==> flow/design.v <==
module generator_part 
#(
  parameter SEED     = 32'hFFFFFFFF,
  parameter CONST    = 32'hFFFFFFFF,
  parameter SHIFT_L1 = 4'hB,
  parameter SHIFT_L2 = 4'hB,
  parameter SHIFT_R  = 4'hB
)
(
  input clk, rst,
  output [31:0] out
);
  reg [31:0] reg_s, reg_l, reg_r;
  wire [31:0] wire_s, wire_l, wire_r, shift_l1, bit_and, xor1, shift_r, shift_l2, xor2;
  always @(posedge clk or posedge rst) 
    begin
  	  if (rst) begin
  		  reg_s <= SEED;
		  reg_l <= 32'h00000000;
		  reg_r <= 32'h00000000;
	  end  
  	  else begin
  		  reg_s <= xor2;
		  reg_l <= xor1;
		  reg_r <= bit_and;
  	  end
    end
  assign wire_s   = reg_s;
  assign wire_r   = reg_r;
  assign wire_l   = reg_l; 
  assign shift_l1 = wire_s << SHIFT_L1;
  assign bit_and  = wire_s & CONST;
  assign xor1     = shift_l1 ^ wire_s;
  assign shift_r  = wire_r >> SHIFT_R;
  assign shift_l2 = wire_l << SHIFT_L2;
  assign xor2     = shift_r ^ shift_l2;
  assign out      = xor2;
endmodule  
== Reports on generator_part ==
The steps from the RTL of generator_part to its reports follow in flow order.
Line numbers count from 1 in the design file above.
Operators: Yosys type, input widths -> output width; for muxes data width and select width s.
Library cell names are shortened.
The mark n/a stands for no value.
Design
  design top: generator_part
  clock: clk
  standard-cell library: sky130hd
  corner: tt_025C_1v80

== After elaboration ==
Source: Yosys, flattened and elaborated, memories not mapped. Widths are those after wreduce; folded enables and synchronous resets count as part of the registers. Registers that Yosys merges into a memory's read port (data or address) are not register bits. Print and check cells do not count. Equal cells are merged and count once.
Storage and ports
  register bits after elaboration: 85
  latch bits: 0
  bits in writable memories: 0
  bits in read-only memories: 0
  clocked read ports x word width: 0
  memories kept: 0
  cells after elaboration: 5
Cells by class
  add/sub/neg operators: 0
  multiply operators: 0
  div/mod/pow operators: 0
  order comparisons: 0
  eq/ne operators: 0
  shift-type cells: 0
  mux-type cells: 0
  bitwise operators: 2
  reduce/logical cells: 0
Operators by type and width (number)
  $xor 21x32->32: 1
  $xor 21x21->21: 1

== Longest topological paths ==
Yosys ltp: most cells in a row. Word level: on the elaborated netlist, between registers, memories and ports. Mapped: between sequential cells and ports; inverters and the memories' decode and read muxes count.
Logic depth
  word-level depth: 1
  ABC_AREA: 0
  mapped depth: 1
  mapped depth without buffers: 1

== Synthesis result ==
The flow's flattened synthesis, as Yosys stat reports it; memories are mapped. The netlist is that of the ABC_AREA named above (0 if unset); the other value can give another one.
Cells by type
  dfrtp_1: number 42, area in all 1.05E+03 um2
  dfstp_2: number 32, area in all 840.806 um2
  xor2_1: number 20, area in all 175.168 um2
  buf_4: number 22, area in all 165.158 um2
  inv_1: number 1, area in all 3.754 um2
Mapped netlist
  cell count: 117
  mapped area: 0.0022359 mm2
  mapped flip-flops: 74
  buffers: 22

== Worst setup path after synthesis ==
Source: OpenSTA report_checks on the synthesized netlist (no wires, ideal clock, input and output delay 20% of the period each), path of least setup slack; recovery checks are left aside. Register names are those of the netlist, which keeps one name where synthesis merged equal registers.
Timing path after synthesis
  kind: register to output
  start: register (no name shown)
  end: output port out[11]
  period: 1090 ps
  launch time at the first pin: 0 ps
  arrival time: 619 ps
  slack: 253 ps
  path delay: 619 ps
  stages: 2
  synthesis period reached: 837 ps
"path delay" is the arrival time less input delay plus setup time.
A path that ends at an output port has no setup time.
"stages": output pins that drive a net of the path, with the launching flip-flop's if there is one; two outputs of one cell count as two.
"synthesis period reached" = period - worst setup slack (recovery checks aside). The figure is calculated, with input and output delays left at 20% of the set period.
Between the ends, after synthesis
  cells stage by stage: dfrtp_1 -> xor2_1
RTL lines, path after synthesis
  to (decl): line 11  | output [31:0] out
Chain of elaborated cells between the ends: none given.

== Path in the finished layout ==
From the final timing report of run 2: the path of least setup slack in the routed layout; clock arrival at registers is part of the times.
The report prints the path's times to 10 ps; the period is as set.
Timing path post-layout
  kind: register to output
  start: register reg_r[22]
  end: output port out[11]
  period: 978 ps
  launch time at the first pin: 330 ps
  arrival time: 1080 ps
  slack: -300 ps
  stages: 3
Between the ends stands the longest chain of elaborated cells between them, by number of cells; it is not shown to be the way that was timed. Of several equally long chains one is given.
A line is the first line of the expression or statement that the cell stems from. Yosys adds cells for indexed reads and writes and turns some case tables into memories.
Between the ends, post-layout
  cells stage by stage: dfrtp_1 -> xor2_2 -> buf_2
  length of the longest elaborated chain: 1
  elaborated cells between the ends (all ways): 1
  RTL lines with such cells: 1
  classes of those cells: 1 x logic
RTL lines, path post-layout
  from (decl): line 13  | reg [31:0] reg_s, reg_l, reg_r;
  from (assign): line 20  | reg_r <= 32'h00000000;
  from (assign): line 25  | reg_r <= bit_and;
  $xor 21x32->32: line 36  | assign xor2     = shift_r ^ shift_l2;
  to (decl): line 11  | output [31:0] out

Data sheet: physical implementation of generator_part

Design generator_part on sky130hd. What follows are 2 stored runs of the flow, each under its own settings; their order means nothing. The constraints put input and output delay at 20% of the set period each and load the outputs with 0.01 pF.
"clock period reached" means the clock period less the worst setup slack. The figure is calculated, with input and output delays left at 20% of the set period.

==> run 1: settings <==
{ "period_ns": 0.51, "CORE_UTILIZATION": 52, "PLACE_DENSITY_LB_ADDON": 0.25, "CORE_MARGIN": 6, "CELL_PAD_IN_SITES_GLOBAL_PLACEMENT": 1, "CELL_PAD_IN_SITES_DETAIL_PLACEMENT": 2, "GPL_TIMING_DRIVEN": 1, "CTS_CLUSTER_SIZE": 59, "MAX_ROUTING_LAYER": "met4", "CAP_MARGIN": 20, "SLEW_MARGIN": 20 }
==> run 1: results <==
not finished: clock tree synthesis ended with error DPL-0033

==> run 2: settings <==
{ "period_ns": 0.978, "CORE_UTILIZATION": 47, "PLACE_DENSITY": 0.44, "HOLD_SLACK_MARGIN": 0.28, "GPL_TIMING_DRIVEN": 1, "CAP_MARGIN": 20, "CORE_MARGIN": 2, "SLEW_MARGIN": 20 }
==> run 2: results <==
final utilization: 61.3%
total negative slack: -4137 ps
die size: 0.0053246 mm2
standard-cell area after layout: 0.002859 mm2
worst setup slack after layout: -297 ps
chip area in the Yosys report: 0.0022359 mm2
clock period reached: 1275 ps
