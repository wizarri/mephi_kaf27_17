==> flow/design.v <==
module delay_8x256 (
input clk, shift,
input [7:0] sr_in,
output [7:0] sr_tap_one, sr_tap_two, sr_tap_three, sr_out );
reg [7:0] sr [255:0];
integer n;
 	always@(posedge clk)
begin
if (shift == 1'b1)
begin
for (n = 255; n>0; n = n-1)
begin
sr[n] <= sr[n-1];
end
sr[0] <= sr_in; 
end
end
assign sr_tap_one = sr[4];  
assign sr_tap_two = sr[9];  
assign sr_tap_three = sr[14];  
assign sr_out = sr[19];  
    endmodule
[From RTL to reports: delay_8x256]
The steps from the RTL of delay_8x256 to its reports follow in flow order.
Lines are those of the file above, counted from 1.
Operators: Yosys type, input widths -> output width; for muxes data width and select width s.
Cell names lack the library's common part.
The mark n/a stands for no value.
Design
  design top: delay_8x256
  clock port: clk
  library: sky130hd
  corner: tt_025C_1v80

[Word-level counts]
Source: Yosys, flattened and elaborated. Widths are those after wreduce; folded enables and synchronous resets count as part of the registers. Registers that Yosys merges into a memory's read port (data or address) are not register bits. Print and check cells do not count. Equal cells are merged and count once.
Word-level totals
  flip-flop bits (word level): 160
  latch bits: 0
  bits in writable memories: 0
  ROM bits: 0
  word width x clocked read ports: 0
  memories kept: 0
  input bits: 10
  output and inout bits: 32
  elaborated cells: 20
Cells by class
  add/subtract/negate cells: 0
  $mul: 0
  div/mod/pow operators: 0
  magnitude comparators: 0
  eq/ne operators: 0
  shift-type cells: 0
  muxes and demuxes: 0
  bitwise logic cells: 0
  reductions and logical operators: 0

[Logic depth]
Yosys ltp: most cells in a row. Word level: on the elaborated netlist, between registers, memories and ports. Mapped: between sequential cells and ports; inverters and the memories' decode and read muxes count.
Logic depth
  word-level depth: 0
  ABC_AREA: 0
  depth in mapped cells: 0
  gate-level depth less buffers: 0

[Netlist]
The flow's flattened synthesis, as Yosys stat reports it; memories are mapped. The netlist is that of the ABC_AREA named above (0 if unset); the other value can give another one.
Cell types
  edfxtp_1: number 160, area in all 4.8E+03 µm²
Synthesis totals
  mapped cells: 160
  chip area (Yosys): 4804.6 µm²
  sequential part of the area: 4804.6 µm²
  mapped flip-flops: 160
  buffers: 0

[Path before layout]
OpenSTA on the mapped netlist: ideal clock, no wires. The path of least setup slack (recovery checks aside). Input and output delay are each 20% of the period. Register names are those of the netlist, which keeps one name where synthesis merged equal registers.
Timing path after synthesis
  path type: flip-flop to flip-flop
  from: register sr[9][0]
  to: register sr[10][0]
  clock period: 0.639 ns
  setup time: 0.288 ns
  time at the first pin: 0.000 ns
  arrival time: 0.403 ns
  required time: 0.351 ns
  slack: -0.053 ns
  delay of the path: 0.691 ns
  stages: 1
  buffers on the path: 0
  synthesis period reached: 0.692 ns
"delay of the path" is the arrival time less input delay plus setup time.
"stages" counts driving pins, that of a launching flip-flop among them; a cell with two outputs on the path counts twice.
"synthesis period reached" = period - worst setup slack (recovery checks aside). The figure is calculated, with input and output delays left at 20% of the set period.
Between the ends, after synthesis
  path through: edfxtp_1
  length of the longest elaborated chain: 0
  elaborated cells between the ends (all ways): 0
  source lines of those cells: 0
Ends and longest elaborated chain, after synthesis
  start: declaration: line 5  | reg [7:0] sr [255:0];
  start: assignment: line 13  | sr[n] <= sr[n-1];
  end: assignment: line 13
  end: declaration: line 5

[Timing after layout]
From the final timing report of job 1: the path of least setup slack in the routed layout; clock arrival at registers is part of the times.
Timing path after layout
  path type: flip-flop to output port
  from: register sr[14][1]
  to: output port sr_tap_three[1]
  clock period: 0.831 ns
  output delay: 0.17 ns
  time at the first pin: 0.51 ns
  arrival time: 1.14 ns
  required time: 0.66 ns
  slack: -0.47 ns
  stages: 2
  buffers on the path: 1
Between the ends, after layout
  path through: edfxtp_1 -> buf_6
  length of the longest elaborated chain: 0
  elaborated cells between the ends (all ways): 0
  source lines of those cells: 0
Ends and longest elaborated chain, after layout
  start: declaration: line 5  | reg [7:0] sr [255:0];
  start: assignment: line 13  | sr[n] <= sr[n-1];
  end: declaration: line 4  | output [7:0] sr_tap_one, sr_tap_two, sr_tap_three, sr_out );

2 stored runs of delay_8x256 in the flow (synthesis by Yosys, layout by OpenROAD, sky130hd cells), in arbitrary order. Constraints: input delay and output delay 20% of the set period each, output load 0.01 pF.
"achieved clock period" means the clock period less the worst setup slack. The figure is calculated, with input and output delays left at 20% of the set period.
"worst setup path time" = time allowed to the worst setup path (clock period - input delay - output delay, where it has them) - its slack; a late launch clock adds to it, a late capture clock takes from it.
"power" rests on the timing tool's default activity at the inputs, not on a simulated workload.
[job 1] settings: period_ns=0.831, CORE_UTILIZATION=69, CAP_MARGIN=20, CORE_MARGIN=2, SLEW_MARGIN=20
[job 1] result: chip area after synthesis (Yosys) 4804.6 µm², die area 7646.6 µm², standard-cell area of the final layout 6163.4 µm², utilization 91.2%, worst setup slack after layout -0.475 ns, total negative slack -14.060 ns, worst hold slack 0.100 ns, power 17.906 mW, achieved clock period 1.306 ns, worst setup path time 1.14 ns, worst setup path kind flip-flop to output port
[job 2] settings: period_ns=0.565, CORE_UTILIZATION=67, SETUP_SLACK_MARGIN=-0.02, PLACE_DENSITY_LB_ADDON=0.27, CORE_ASPECT_RATIO=1.04, CORE_MARGIN=2, TNS_END_PERCENT=75, ABC_AREA=1, GPL_ROUTABILITY_DRIVEN=1, MIN_ROUTING_LAYER=met2, MAX_ROUTING_LAYER=met5, CAP_MARGIN=20, SLEW_MARGIN=20
[job 2] result: chip area after synthesis (Yosys) 4804.6 µm², die area 7864.5 µm², standard-cell area of the final layout 6073.3 µm², utilization 87.5%, worst setup slack after layout -0.704 ns, total negative slack -33.350 ns, worst hold slack 0.093 ns, power 26.235 mW, achieved clock period 1.269 ns, worst setup path time 1.16 ns, worst setup path kind flip-flop to output port
